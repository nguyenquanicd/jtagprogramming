==> flow/design.v <==
module mem_ctrl (
  input clk,
  input sys_rst_n,
  input sel,
  input we,
  input [7:0] addr,
  input [15:0] wdata,
  output logic ready,
  output logic [15:0] rdata,
  input [15:0] mem_rdata,
  output logic mem_sel,
  output logic mem_we,
  output logic [7:0] mem_addr,
  output logic [15:0] mem_wdata
  );
  enum logic {
    MEM_IDLE = 1'b0,
    MEM_ACCESS = 1'b1
  } mem_state, mem_next_state;
  localparam [15:0] ACC_DELAY = 16'd15;
  logic [2:0] sel_sync;
  logic rising_sel;
  logic idle_state;
  logic acc_state;
  logic acc_complete;
  logic [15:0] acc_counter;
  always_ff @ (posedge clk, negedge sys_rst_n) begin
    if (!sys_rst_n)
      sel_sync[2:0] <= 3'b000;
    else
      sel_sync[2:0] <= {sel_sync[1:0], sel};
  end
  assign rising_sel = ~sel_sync[2] & sel_sync[1];
  always_ff @ (posedge clk, negedge sys_rst_n) begin
    if (!sys_rst_n)
      mem_state <= MEM_IDLE;
    else if (mem_state == MEM_IDLE) begin
      if (rising_sel)
        mem_state <= MEM_ACCESS;
    end
    else begin
      if (acc_complete)
        mem_state <= MEM_IDLE;
    end
  end
  assign idle_state = (mem_state == MEM_IDLE);
  assign acc_state  = (mem_state == MEM_ACCESS);
  always_ff @ (posedge clk, negedge sys_rst_n) begin
    if (!sys_rst_n)
      acc_counter[15:0] <= 16'd0;
    else if (acc_state)
      acc_counter[15:0] <= acc_counter[15:0] + 16'd1;
    else
      acc_counter[15:0] <= 16'd0;
  end
  assign acc_complete = (acc_counter[15:0] == ACC_DELAY);
  always_ff @ (posedge clk) begin
    if (rising_sel) begin
      mem_we <= we;
      mem_addr[7:0] <= addr[7:0];
      mem_wdata[15:0] <= wdata[15:0];
    end
  end
  assign mem_sel = acc_state;
  assign ready   = idle_state;
  always_ff @ (posedge clk) begin
    if (acc_complete & !mem_we)
      rdata[15:0] <= mem_rdata[15:0];
  end
endmodule : mem_ctrl
* Step by step through the tools: mem_ctrl
Tool output for the design above, in the order of the flow.
Line numbers count from 1 in the design file above.
Library cell names are shortened.
Not given: --
- Top module :: mem_ctrl
- Clock port :: clk
- Standard-cell library :: sky130hd
- Corner :: tt_025C_1v80

* Elaborated design
Yosys after proc, flatten, opt, wreduce and memory -nomap, before mapping. Enables and synchronous resets that opt folds into registers are not counted as muxes. Memory bits, and registers merged into a memory's read port (data or address), are not among the register bits. Print and check cells are not counted. Equal cells are merged and count once.
- Reductions and logical operators :: 1
- Magnitude comparators :: 0
- Shifts and indexed selects :: 0
- Bitwise operators :: 4
- Multiply operators :: 0
- $add $sub $neg :: 1
- Muxes and demuxes :: 4
- Equality and inequality tests :: 1
- Divide/modulo/power cells :: 0
** Operators with widths (number)
- 16-bit by 1-bit adder with 16-bit output with constant B :: 1
- 16-bit by 4-bit equality test with 1-bit output with constant B :: 1
- 16-bit two-way mux :: 1
- 1-bit two-way mux :: 3
- 1-bit AND :: 2
- 1-bit NOT :: 2
- 1-bit logical NOT :: 1
- Bits in latches :: 0
- RAM bits :: 0
- Memory cells :: 0
- Output and inout port bits :: 43
- ROM bits :: 0
- Elaborated cells :: 18
- Clocked read ports x word width :: 0
- Flip-flop bits (word level) :: 61

* Logic depth
Depth = most cells in a row (Yosys ltp): at word level without a register or memory, in the mapped netlist without a sequential cell, where the memories' decode and read muxes count.
- Depth in word-level cells :: 4
- ABC_AREA :: 0
- Gate-level depth with buffers :: 4
- Depth with buffers taken out :: 4

* Mapped cells and area
Yosys stat after the flow's synthesis: flattened, memories mapped to cells. It holds for the ABC_AREA given above (unset counts as 0); a run with the other value may have another netlist.
- Buffer cells :: 2
- Flip-flops :: 61
- Mapped area :: 2174.6 um^2
- Cell count :: 131
** Cell types
- edfxtp_1 :: number 41, area in all 1.23E+03 um^2
- dfrtp_1 :: number 20, area in all 500.48 um^2
- nor4_1 :: number 7, area in all 43.792 um^2
- mux2i_1 :: number 4, area in all 40.038 um^2
- a21oi_1 :: number 7, area in all 35.034 um^2
- nand2_1 :: number 8, area in all 30.029 um^2
- o31ai_1 :: number 4, area in all 30.029 um^2
- or4_1 :: number 4, area in all 30.029 um^2
- nand4_4 :: number 1, area in all 21.27 um^2
- nand3_1 :: number 4, area in all 20.019 um^2
- nand2b_1 :: number 3, area in all 18.768 um^2
- nor2_1 :: number 5, area in all 18.768 um^2
- xor2_1 :: number 2, area in all 17.517 um^2
- inv_1 :: number 4, area in all 15.014 um^2
- o21ai_0 :: number 3, area in all 15.014 um^2
- or3_2 :: number 2, area in all 15.014 um^2
- ha_1 :: number 1, area in all 12.512 um^2
- nand4_1 :: number 2, area in all 12.512 um^2
Other cell types: 8; their cells: 9.

* Timing after synthesis
Path of least setup slack by OpenSTA after synthesis, without wires, with an ideal clock, recovery checks aside; 20% of the period is set as input and as output delay. Where synthesis merged equal registers, the netlist keeps one of their names.
- Path type :: flip-flop to flip-flop
- Start :: register acc_counter[0]
- End :: register rdata[0]
- Period :: 2.2 ns
- Stages on the path :: 5
- Arrival time :: 1.579 ns
- Delay of the path :: 1.967 ns
- Launch time at the first pin :: 0.000 ns
- Buffers on the path :: 0
- Setup slack :: 0.233 ns
- Library setup time :: 0.388 ns
- Synthesis period reached :: 1.967 ns
"delay of the path" = arrival - input delay + setup time.
"stages on the path" counts driving pins, that of a launching flip-flop among them; a cell with two outputs on the path counts twice.
"synthesis period reached" = period - worst setup slack (recovery checks aside). The figure is calculated, with input and output delays left at 20% of the set period.
Between the ends stands the longest chain of elaborated cells between them, by number of cells; it is not shown to be the way that was timed. Of several equally long chains one is given.
Each line given opens the expression or statement behind the cell; cells for indexed reads and writes are added by Yosys, which also makes memories of some case tables.
At most two assigning lines are given for a register; there are more.
- Cell sequence :: dfrtp_1 > ha_1 > nand3_1 > nand4b_1 > nor2_1
- Length of the longest elaborated chain :: 2
- Elaborated cells on any way between the ends :: 2
- Those cells by class :: eq/ne: 1; logic: 1
** Ends and longest elaborated chain, post-synthesis
- start, declared :: line 26 : logic [15:0] acc_counter;
- start, assigned :: line 50 : acc_counter[15:0] <= 16'd0;
- start, assigned :: line 52 : acc_counter[15:0] <= acc_counter[15:0] + 16'd1;
- 16-bit by 4-bit equality test with 1-bit output :: line 56 : assign acc_complete = (acc_counter[15:0] == ACC_DELAY);
- 1-bit AND :: line 67 : if (acc_complete & !mem_we)
- end, assigned :: line 68 : rdata[15:0] <= mem_rdata[15:0];
- end, declared :: line 9 : output logic [15:0] rdata,

* Timing after layout
From the final timing report of run 1: the path of least setup slack in the routed layout; clock arrival at registers is part of the times.
- Path type :: flip-flop to flip-flop
- Start :: register acc_counter[1]
- End :: register rdata[6]
- Arrival time :: 1.56 ns
- Launch time at the first pin :: 0.33 ns
- Library setup time :: 0.28 ns
- Buffers on the path :: 1
- Period :: 1.09 ns
- Stages on the path :: 6
- Setup slack :: -0.43 ns
Between the ends stands the longest chain of elaborated cells between them, by number of cells; it is not shown to be the way that was timed. Of several equally long chains one is given.
At most two assigning lines are given for a register; there are more.
- Cell sequence :: dfrtp_1 > ha_4 > nand3_4 > nand4b_1 > nor2_4 > buf_12
- Length of the longest elaborated chain :: 2
- Elaborated cells on any way between the ends :: 2
- Those cells by class :: eq/ne: 1; logic: 1
** Ends and longest elaborated chain, after layout
- start, declared :: line 26 : logic [15:0] acc_counter;
- start, assigned :: line 50 : acc_counter[15:0] <= 16'd0;
- start, assigned :: line 52 : acc_counter[15:0] <= acc_counter[15:0] + 16'd1;
- 16-bit by 4-bit equality test with 1-bit output :: line 56 : assign acc_complete = (acc_counter[15:0] == ACC_DELAY);
- 1-bit AND :: line 67 : if (acc_complete & !mem_we)
- end, assigned :: line 68 : rdata[15:0] <= mem_rdata[15:0];
- end, declared :: line 9 : output logic [15:0] rdata,

Lab notebook: mem_ctrl

mem_ctrl through Yosys and OpenROAD on sky130hd: 2 stored runs, unordered, with their settings and measured results. The constraints put input and output delay at 20% of the set period each and load the outputs with 0.01 pF.
By "achieved clock period" is meant the clock period of the run minus its worst setup slack. This is arithmetic on one report: input and output delays are still those of the set period (20% each).
"time used up by the worst setup path" means the part of the period allowed to the worst setup path (the constraints hold back 20% at inputs and 20% at outputs) less its slack; where the path has registers, the arrival times of their clocks count too.
"total power after layout": no workload was simulated; the value follows from the tool's default switching activity.

* Run 1
** Files
==> flow/run.sh <==
#!/bin/bash
# the make line also repeats the synthesis and layout settings of config.mk as NAME=value (left out here)
make -C /OpenROAD-flow-scripts/flow DESIGN_CONFIG=/design/flow/config.mk WORK_HOME=/design/flow/orfs CLKGATE_MAP_FILE= finish
==> flow/config.mk <==
export PLATFORM = sky130hd
export DESIGN_NAME = mem_ctrl
export DESIGN_NICKNAME = mem_ctrl
export VERILOG_FILES = /design/flow/design.v
export SDC_FILE = /design/flow/constraint.sdc
export NUM_CORES = 4
export LEC_CHECK = 0
export CAP_MARGIN = 20
export CORE_MARGIN = 2
export CORE_UTILIZATION = 40
export SLEW_MARGIN = 20
==> flow/constraint.sdc <==
create_clock -name core_clock -period 1.09 [get_ports {clk}]
set_input_delay 0.2180 -clock core_clock [delete_from_list [all_inputs] [get_ports {clk}]]
set_output_delay 0.2180 -clock core_clock [all_outputs]
set_load 0.01 [all_outputs]
** Results
- Area inside the die boundary :: 6041.9 um^2
- Total power after layout :: 6.442 mW
- Achieved clock period :: 1.525 ns
- Standard-cell area after layout :: 3807.4 um^2
- Synthesized cell area :: 2174.6 um^2
- Time used up by the worst setup path :: 1.52 ns
- Worst setup path kind :: flip-flop to flip-flop
- Utilization :: 73.6 %
- Setup total negative slack :: -11.735 ns
- Worst setup slack after layout :: -0.435 ns

* Run 2
** Files
==> flow/run.sh <==
#!/bin/bash
# the make line also repeats the synthesis and layout settings of config.mk as NAME=value (left out here)
make -C /OpenROAD-flow-scripts/flow DESIGN_CONFIG=/design/flow/config.mk WORK_HOME=/design/flow/orfs CLKGATE_MAP_FILE= finish
==> flow/config.mk <==
export PLATFORM = sky130hd
export DESIGN_NAME = mem_ctrl
export DESIGN_NICKNAME = mem_ctrl
export VERILOG_FILES = /design/flow/design.v
export SDC_FILE = /design/flow/constraint.sdc
export NUM_CORES = 4
export LEC_CHECK = 0
export CAP_MARGIN = 20
export CELL_PAD_IN_SITES_GLOBAL_PLACEMENT = 2
export CORE_ASPECT_RATIO = 1.36
export CORE_MARGIN = 8
export CORE_UTILIZATION = 68
export GPL_ROUTABILITY_DRIVEN = 1
export GPL_TIMING_DRIVEN = 0
export MAX_ROUTING_LAYER = met4
export PLACE_DENSITY_LB_ADDON = 0.08
export SETUP_SLACK_MARGIN = 0.2
export SLEW_MARGIN = 40
export TNS_END_PERCENT = 100
==> flow/constraint.sdc <==
create_clock -name core_clock -period 3.09 [get_ports {clk}]
set_input_delay 0.6180 -clock core_clock [delete_from_list [all_inputs] [get_ports {clk}]]
set_output_delay 0.6180 -clock core_clock [all_outputs]
set_load 0.01 [all_outputs]
** Results
Not finished: placement ended with error FLW-0024.
