==> flow/design.v <==
module jtag_ctrl (
  input tck,
  input jtag_rst_n,
  input tms,
  input tdi,
  output logic tdo,
  output logic enable_tdo,
  input ready,
  input [15:0] rdata,
  output logic sel,
  output logic we,
  output logic [7:0] addr,
  output logic [15:0] wdata
  );
  enum logic [3:0] {
    EXIT2_DR = 4'h0,
    EXIT1_DR = 4'h1,
    SHIFT_DR = 4'h2,
    PAUSE_DR = 4'h3,
    SELECT_IR_SCAN = 4'h4,
    UPDATE_DR = 4'h5,
    CAPTURE_DR = 4'h6,
    SELECT_DR_SCAN = 4'h7,
    EXIT2_IR = 4'h8,
    EXIT1_IR = 4'h9,
    SHIFT_IR = 4'ha,
    PAUSE_IR = 4'hb,
    RUN_TEST_IDLE = 4'hc,
    UPDATE_IR = 4'hd,
    CAPTURE_IR = 4'he,
    TEST_LOGIC_RESET = 4'hf
  } jtag_state, jtag_next_state;
  localparam [3:0] BYPASS   = 4'b1111;
  localparam [3:0] SET_ADDR = 4'b1110;
  localparam [3:0] SET_DATA = 4'b1100;
  localparam [1:0] BUSY = 2'b01;
  localparam [1:0] OKAY = 2'b10;
  localparam [1:0] READ = 2'b01;
  localparam [1:0] WRITE= 2'b10;
  logic tck_n;
  logic cdr_state;
  logic sdr_state;
  logic udr_state;
  logic cir_state;
  logic sir_state;
  logic uir_state;
  logic [3:0] shift_ir_reg;
  logic [3:0] ir_reg;
  logic inst_setAddr;
  logic inst_setData;
  logic [17:0] shift_dr_reg;
  logic [17:0] dr_reg_in;
  logic [15:0] rdata_reg;
  logic [7:0] addr_reg;
  logic [15:0] wdata_reg;
  logic read_process;
  logic dr_tdo;
  logic read_en;
  logic write_en;
  logic sel_en;
  logic set_sel;
  logic clr_sel;
  logic mem_ctrl_idle;
  logic rising_ready;
  logic capture_rdata;
  logic shift_ir;
  logic shift_dr;
  logic [2:0] ready_sync;
  assign tck_n = ~tck;
  always_ff @ (posedge tck, negedge jtag_rst_n) begin
    if (!jtag_rst_n)
      jtag_state <= TEST_LOGIC_RESET;
    else
      jtag_state <= jtag_next_state;
  end
  always_comb begin
    unique case (jtag_state[3:0])
      TEST_LOGIC_RESET: jtag_next_state = tms? jtag_state: RUN_TEST_IDLE;
      RUN_TEST_IDLE: jtag_next_state = tms? SELECT_DR_SCAN: jtag_state;
      SELECT_DR_SCAN: jtag_next_state = tms? SELECT_IR_SCAN: CAPTURE_DR;
      CAPTURE_DR: jtag_next_state = tms? EXIT1_DR: SHIFT_DR;
      SHIFT_DR: jtag_next_state = tms? EXIT1_DR: jtag_state;
      EXIT1_DR: jtag_next_state = tms? UPDATE_DR: PAUSE_DR;
      PAUSE_DR: jtag_next_state = tms? EXIT2_DR: jtag_state;
      EXIT2_DR: jtag_next_state = tms? UPDATE_DR: SHIFT_DR;
      UPDATE_DR: jtag_next_state = tms? SELECT_DR_SCAN: RUN_TEST_IDLE;
      SELECT_IR_SCAN: jtag_next_state = tms? TEST_LOGIC_RESET: CAPTURE_IR;
      CAPTURE_IR: jtag_next_state = tms? EXIT1_IR: SHIFT_IR;
      SHIFT_IR: jtag_next_state = tms? EXIT1_IR: jtag_state;
      EXIT1_IR: jtag_next_state = tms? UPDATE_IR: PAUSE_IR;
      PAUSE_IR: jtag_next_state = tms? EXIT2_IR: jtag_state;
      EXIT2_IR: jtag_next_state = tms? UPDATE_IR: SHIFT_IR;
      UPDATE_IR: jtag_next_state = tms? SELECT_DR_SCAN: RUN_TEST_IDLE;
      default: jtag_next_state = jtag_state;
    endcase
  end
  assign cdr_state = (jtag_state == CAPTURE_DR);
  assign sdr_state = (jtag_state == SHIFT_DR);
  assign udr_state = (jtag_state == UPDATE_DR);
  assign cir_state = (jtag_state == CAPTURE_IR);
  assign sir_state = (jtag_state == SHIFT_IR);
  assign uir_state = (jtag_state == UPDATE_IR);
  assign select_ir = jtag_state[3];
  always_ff @ (posedge tck_n, negedge jtag_rst_n) begin
    if (!jtag_rst_n)
      enable_tdo <= 1'b0;
    else
      enable_tdo <= sdr_state | sir_state;
  end
  always_ff @ (posedge tck_n, negedge jtag_rst_n) begin
    if (!jtag_rst_n)
      shift_ir <= 1'b0;
    else
      shift_ir <= sir_state;
  end
  assign capture_ir = cir_state;
  assign update_ir = uir_state;
  always_ff @ (posedge tck_n, negedge jtag_rst_n) begin
    if (!jtag_rst_n)
      shift_dr <= 1'b0;
    else
      shift_dr <= sdr_state;
  end
  assign capture_dr = cdr_state;
  assign update_dr = udr_state;
  always_ff @ (posedge tck) begin
    if (shift_ir)
      shift_ir_reg[3:0] <= {tdi, shift_ir_reg[3:1]};
    else if (capture_ir)
      shift_ir_reg[3:0] <= 4'b0101;
  end
  always_ff @ (posedge tck, negedge jtag_rst_n) begin
    if (!jtag_rst_n)
      ir_reg[3:0] <= BYPASS;
    else if (update_ir)
      ir_reg[3:0] <= shift_ir_reg[3:0];
  end
  assign inst_setAddr = (ir_reg[3:0] == SET_ADDR);
  assign inst_setData = (ir_reg[3:0] == SET_DATA);
  always_ff @ (posedge tck) begin
    if (shift_dr)
      shift_dr_reg[17:0] <= {tdi, shift_dr_reg[17:1]};
    else if (capture_dr)
      shift_dr_reg[17:0] <= dr_reg_in[17:0];
  end
  always_comb begin
    if (inst_setAddr)
      dr_reg_in[17:0] = {addr_reg[7:0], 10'd0};
    else if (inst_setData) begin
      if (mem_ctrl_idle) begin
        if (read_process)
          dr_reg_in[17:0] = {rdata_reg[15:0], OKAY};
        else
          dr_reg_in[17:0] = {wdata[15:0], OKAY};
      end
      else begin
        if (read_process)
          dr_reg_in[17:0] = {rdata_reg[15:0], BUSY};
        else
          dr_reg_in[17:0] = {wdata[15:0], BUSY};
      end
    end
    else
      dr_reg_in[17:0] = 18'd0;
  end
  always_ff @ (posedge tck, negedge jtag_rst_n) begin
    if (!jtag_rst_n)
      rdata_reg[15:0] <= 16'd0;
    else if (inst_setData & read_process & capture_rdata)
      rdata_reg[15:0] <= rdata[15:0];
  end
  always_ff @ (posedge tck) begin
    if (!jtag_rst_n)
      addr_reg[7:0] <= 8'd0;
    else if (inst_setAddr & update_dr)
      addr_reg[7:0] <= shift_dr_reg[17:10];
  end
  always_ff @ (posedge tck, negedge jtag_rst_n) begin
    if (!jtag_rst_n)
      wdata_reg[15:0] <= 16'd0;
    else if (write_en & update_dr)
      wdata_reg[15:0] <= shift_dr_reg[17:2];
  end
  always_ff @ (posedge tck, negedge jtag_rst_n) begin
    if (!jtag_rst_n)
      read_process <= 1'b0;
    else if (update_dr)
      read_process <= read_en;
  end
  always_ff @ (posedge tck_n) begin
    if (select_ir)
      tdo <= shift_ir_reg[0];
    else
      tdo <= dr_tdo;
  end
  always_comb begin
    unique case (ir_reg[3:0])
      BYPASS: dr_tdo = shift_dr_reg[17];
      SET_ADDR: dr_tdo = shift_dr_reg[10];
      default: dr_tdo = shift_dr_reg[0];
    endcase
  end
  assign addr[7:0]   = addr_reg[7:0];
  assign wdata[15:0] = wdata_reg[15:0];
  assign read_en  = inst_setData & (shift_dr_reg[1:0] == READ);
  assign write_en = inst_setData & (shift_dr_reg[1:0] == WRITE);
  assign sel_en   = (read_en | write_en) & mem_ctrl_idle;
  assign set_sel = sel_en & ~sel & update_dr;
  assign clr_sel = rising_ready & sel;
  always_ff @ (posedge tck, negedge jtag_rst_n) begin
    if (!jtag_rst_n)
      sel <= 1'b0;
    else if (set_sel)
      sel <= 1'b1;
    else if (clr_sel)
      sel <= 1'b0;
  end
  always_ff @ (posedge tck, negedge jtag_rst_n) begin
    if (!jtag_rst_n)
      we <= 1'b0;
    else if (set_sel)
      we <= write_en;
  end
  always_ff @ (posedge tck, negedge jtag_rst_n) begin
    if (!jtag_rst_n)
      ready_sync[2:0] <= 3'b111;
    else
      ready_sync[2:0] <= {ready_sync[1:0], ready};
  end
  assign mem_ctrl_idle = ready_sync[2];
  assign rising_ready = ~ready_sync[2] & ready_sync[1];
  assign capture_rdata = rising_ready;
endmodule : jtag_ctrl
Tool chain data of jtag_ctrl
Tool output for the design above, in the order of the flow.
Line numbers count from 1 in the design file above.
Operators: Yosys type, input widths -> output width; for muxes data width and select width s.
Library cell names are shortened.
A cell with - has no value.
- top module: jtag_ctrl
- clock input: tck
- cell library: sky130hd
- timing corner: tt_025C_1v80

After elaboration
Source: Yosys, flattened and elaborated, memories not mapped. Widths are those after wreduce. Registers that Yosys merges into a memory's read port (data or address) are not register bits. Print and check cells do not count.
- noted equality and inequality tests: 26
- add/sub/neg operators at 0
- $mul: 0
- reductions and logical operators: 6
- divide/modulo/power cells: 0
- noted bitwise gates (word level): 15
- noted muxes and demuxes: 29
- noted $lt $le $gt $ge: 0
- shifts and indexed selects at 0
- operators by type and width (kind ; number):
    $mux 18 ; 7
    $pmux 4 s15 ; 1
    $eq 4x4->1 const B ; 11
    $mux 4 ; 9
    $eq 4x3->1 const B ; 4
    $ne 2x2->1 const B ; 6
    $mux 3 ; 4
    $and 1x1->1 ; 11
    $eq 4x2->1 const B ; 2
    $reduce_bool 2->1 ; 3
    $reduce_and 6->1 ; 1
    $mux 2 ; 3
    $eq 4x1->1 const B ; 1
    $logic_not 4->1 ; 1
    $mux 1 ; 4
    $or 1x1->1 ; 2
    $not 1->1 ; 2
    $eq 2x1->1 const B ; 1
    $eq 2x2->1 const B ; 1
    $reduce_or 2->1 ; 1
    $pmux 1 s2 ; 1
- noted RAM bits: 0
- memory cells: 0
- elaborated cells at 91
- word width x clocked read ports at 0
- noted bits in latches: 0
- register bits: 80
- output and inout port bits: 28
- bits in read-only memories at 0

Logic depth
Longest topological path by Yosys (ltp), each cell counted once; first at word level (registers and memories cut), then after technology mapping (sequential cells cut; the memories' decode and read muxes count).
- depth in word-level cells at 7
- noted ABC_AREA: 1
- mapped depth at 9

Netlist
Yosys stat after the flow's synthesis: flattened, memories mapped to cells. It holds for the ABC_AREA given above (unset counts as 0); a run with the other value may have another netlist.
Totals and module areas in this step are rounded.
- cell count at 401
- buffers at 13
- area of sequential cells: 0.00208 mm²
- noted mapped flip-flops: 80
- cell area after synthesis: 0.00364 mm²
- cells by type (cell type ; number ; area in all (µm²)):
    dfrtp_1 ; 35 ; 875.84
    edfxtp_1 ; 22 ; 660.634
    nand2_1 ; 128 ; 480.461
    dfstp_2 ; 11 ; 289.027
    dfxtp_1 ; 9 ; 180.173
    inv_1 ; 34 ; 127.622
    nand3_1 ; 25 ; 125.12
    nor2_2 ; 17 ; 106.352
    mux2i_1 ; 8 ; 80.077
    o21ai_1 ; 16 ; 80.077
    dfrtn_1 ; 3 ; 75.072
    o21ai_0 ; 13 ; 65.062
    o211ai_1 ; 8 ; 60.058
    nor2_1 ; 15 ; 56.304
    o22ai_1 ; 8 ; 50.048
    or2_2 ; 8 ; 50.048
    nand2_2 ; 6 ; 37.536
    buf_2 ; 7 ; 35.034
Not listed: further types 14, cells in them 28.

FLOW RESULTS
============

Design jtag_ctrl on sky130hd. What follows are 2 stored runs of the flow, each under its own settings; their order means nothing. The constraints put input and output delay at 20% of the set period each and load the outputs with 0.01 pF.
"overall power" rests on the timing tool's default activity at the inputs, not on a simulated workload.
The measured numbers are rounded.

Entry A

==> flow/run.sh <==
#!/bin/bash
# the make line also repeats the synthesis and layout settings of config.mk as NAME=value (left out here)
make -C /OpenROAD-flow-scripts/flow DESIGN_CONFIG=/design/flow/config.mk WORK_HOME=/design/flow/orfs CLKGATE_MAP_FILE= finish
==> flow/config.mk <==
export PLATFORM = sky130hd
export DESIGN_NAME = jtag_ctrl
export DESIGN_NICKNAME = jtag_ctrl
export VERILOG_FILES = /design/flow/design.v
export SDC_FILE = /design/flow/constraint.sdc
export NUM_CORES = 4
export LEC_CHECK = 0
export ABC_AREA = 1
export CAP_MARGIN = 5
export CORE_MARGIN = 2
export CORE_UTILIZATION = 70
export MIN_ROUTING_LAYER = met1
export PLACE_DENSITY = 0.79
export SLEW_MARGIN = 20
export TNS_END_PERCENT = 10
==> flow/constraint.sdc <==
create_clock -name core_clock -period 3.0 [get_ports {tck}]
set_input_delay 0.6000 -clock core_clock [delete_from_list [all_inputs] [get_ports {tck}]]
set_output_delay 0.6000 -clock core_clock [all_outputs]
set_load 0.01 [all_outputs]

Measured in entry A:
- utilization of the finished layout: 0.856
- setup slack of the worst path: 0.071 ns
- worst-case hold slack at 0.347 ns
- overall power at 3.01 mW
- chip area after synthesis (Yosys): 0.00364 mm²
- full die area: 0.0058 mm²
- standard-cell area after routing: 0.00434 mm²

Entry B

==> flow/run.sh <==
#!/bin/bash
# the make line also repeats the synthesis and layout settings of config.mk as NAME=value (left out here)
make -C /OpenROAD-flow-scripts/flow DESIGN_CONFIG=/design/flow/config.mk WORK_HOME=/design/flow/orfs CLKGATE_MAP_FILE= finish
==> flow/config.mk <==
export PLATFORM = sky130hd
export DESIGN_NAME = jtag_ctrl
export DESIGN_NICKNAME = jtag_ctrl
export VERILOG_FILES = /design/flow/design.v
export SDC_FILE = /design/flow/constraint.sdc
export NUM_CORES = 4
export LEC_CHECK = 0
export CAP_MARGIN = 15
export CELL_PAD_IN_SITES_GLOBAL_PLACEMENT = 3
export CORE_MARGIN = 2
export CORE_UTILIZATION = 20
export CTS_CLUSTER_DIAMETER = 258
export CTS_CLUSTER_SIZE = 67
export GPL_ROUTABILITY_DRIVEN = 1
export SETUP_SLACK_MARGIN = 0.29
export SLEW_MARGIN = 5
==> flow/constraint.sdc <==
create_clock -name core_clock -period 3.15 [get_ports {tck}]
set_input_delay 0.6300 -clock core_clock [delete_from_list [all_inputs] [get_ports {tck}]]
set_output_delay 0.6300 -clock core_clock [all_outputs]
set_load 0.01 [all_outputs]

Measured in entry B:
- standard-cell area after routing: 0.00456 mm²
- full die area: 0.0187 mm²
- utilization of the finished layout: 0.265
- overall power at 3.21 mW
- worst-case hold slack at 0.354 ns
- chip area after synthesis (Yosys): 0.00352 mm²
- setup slack of the worst path: 0.087 ns
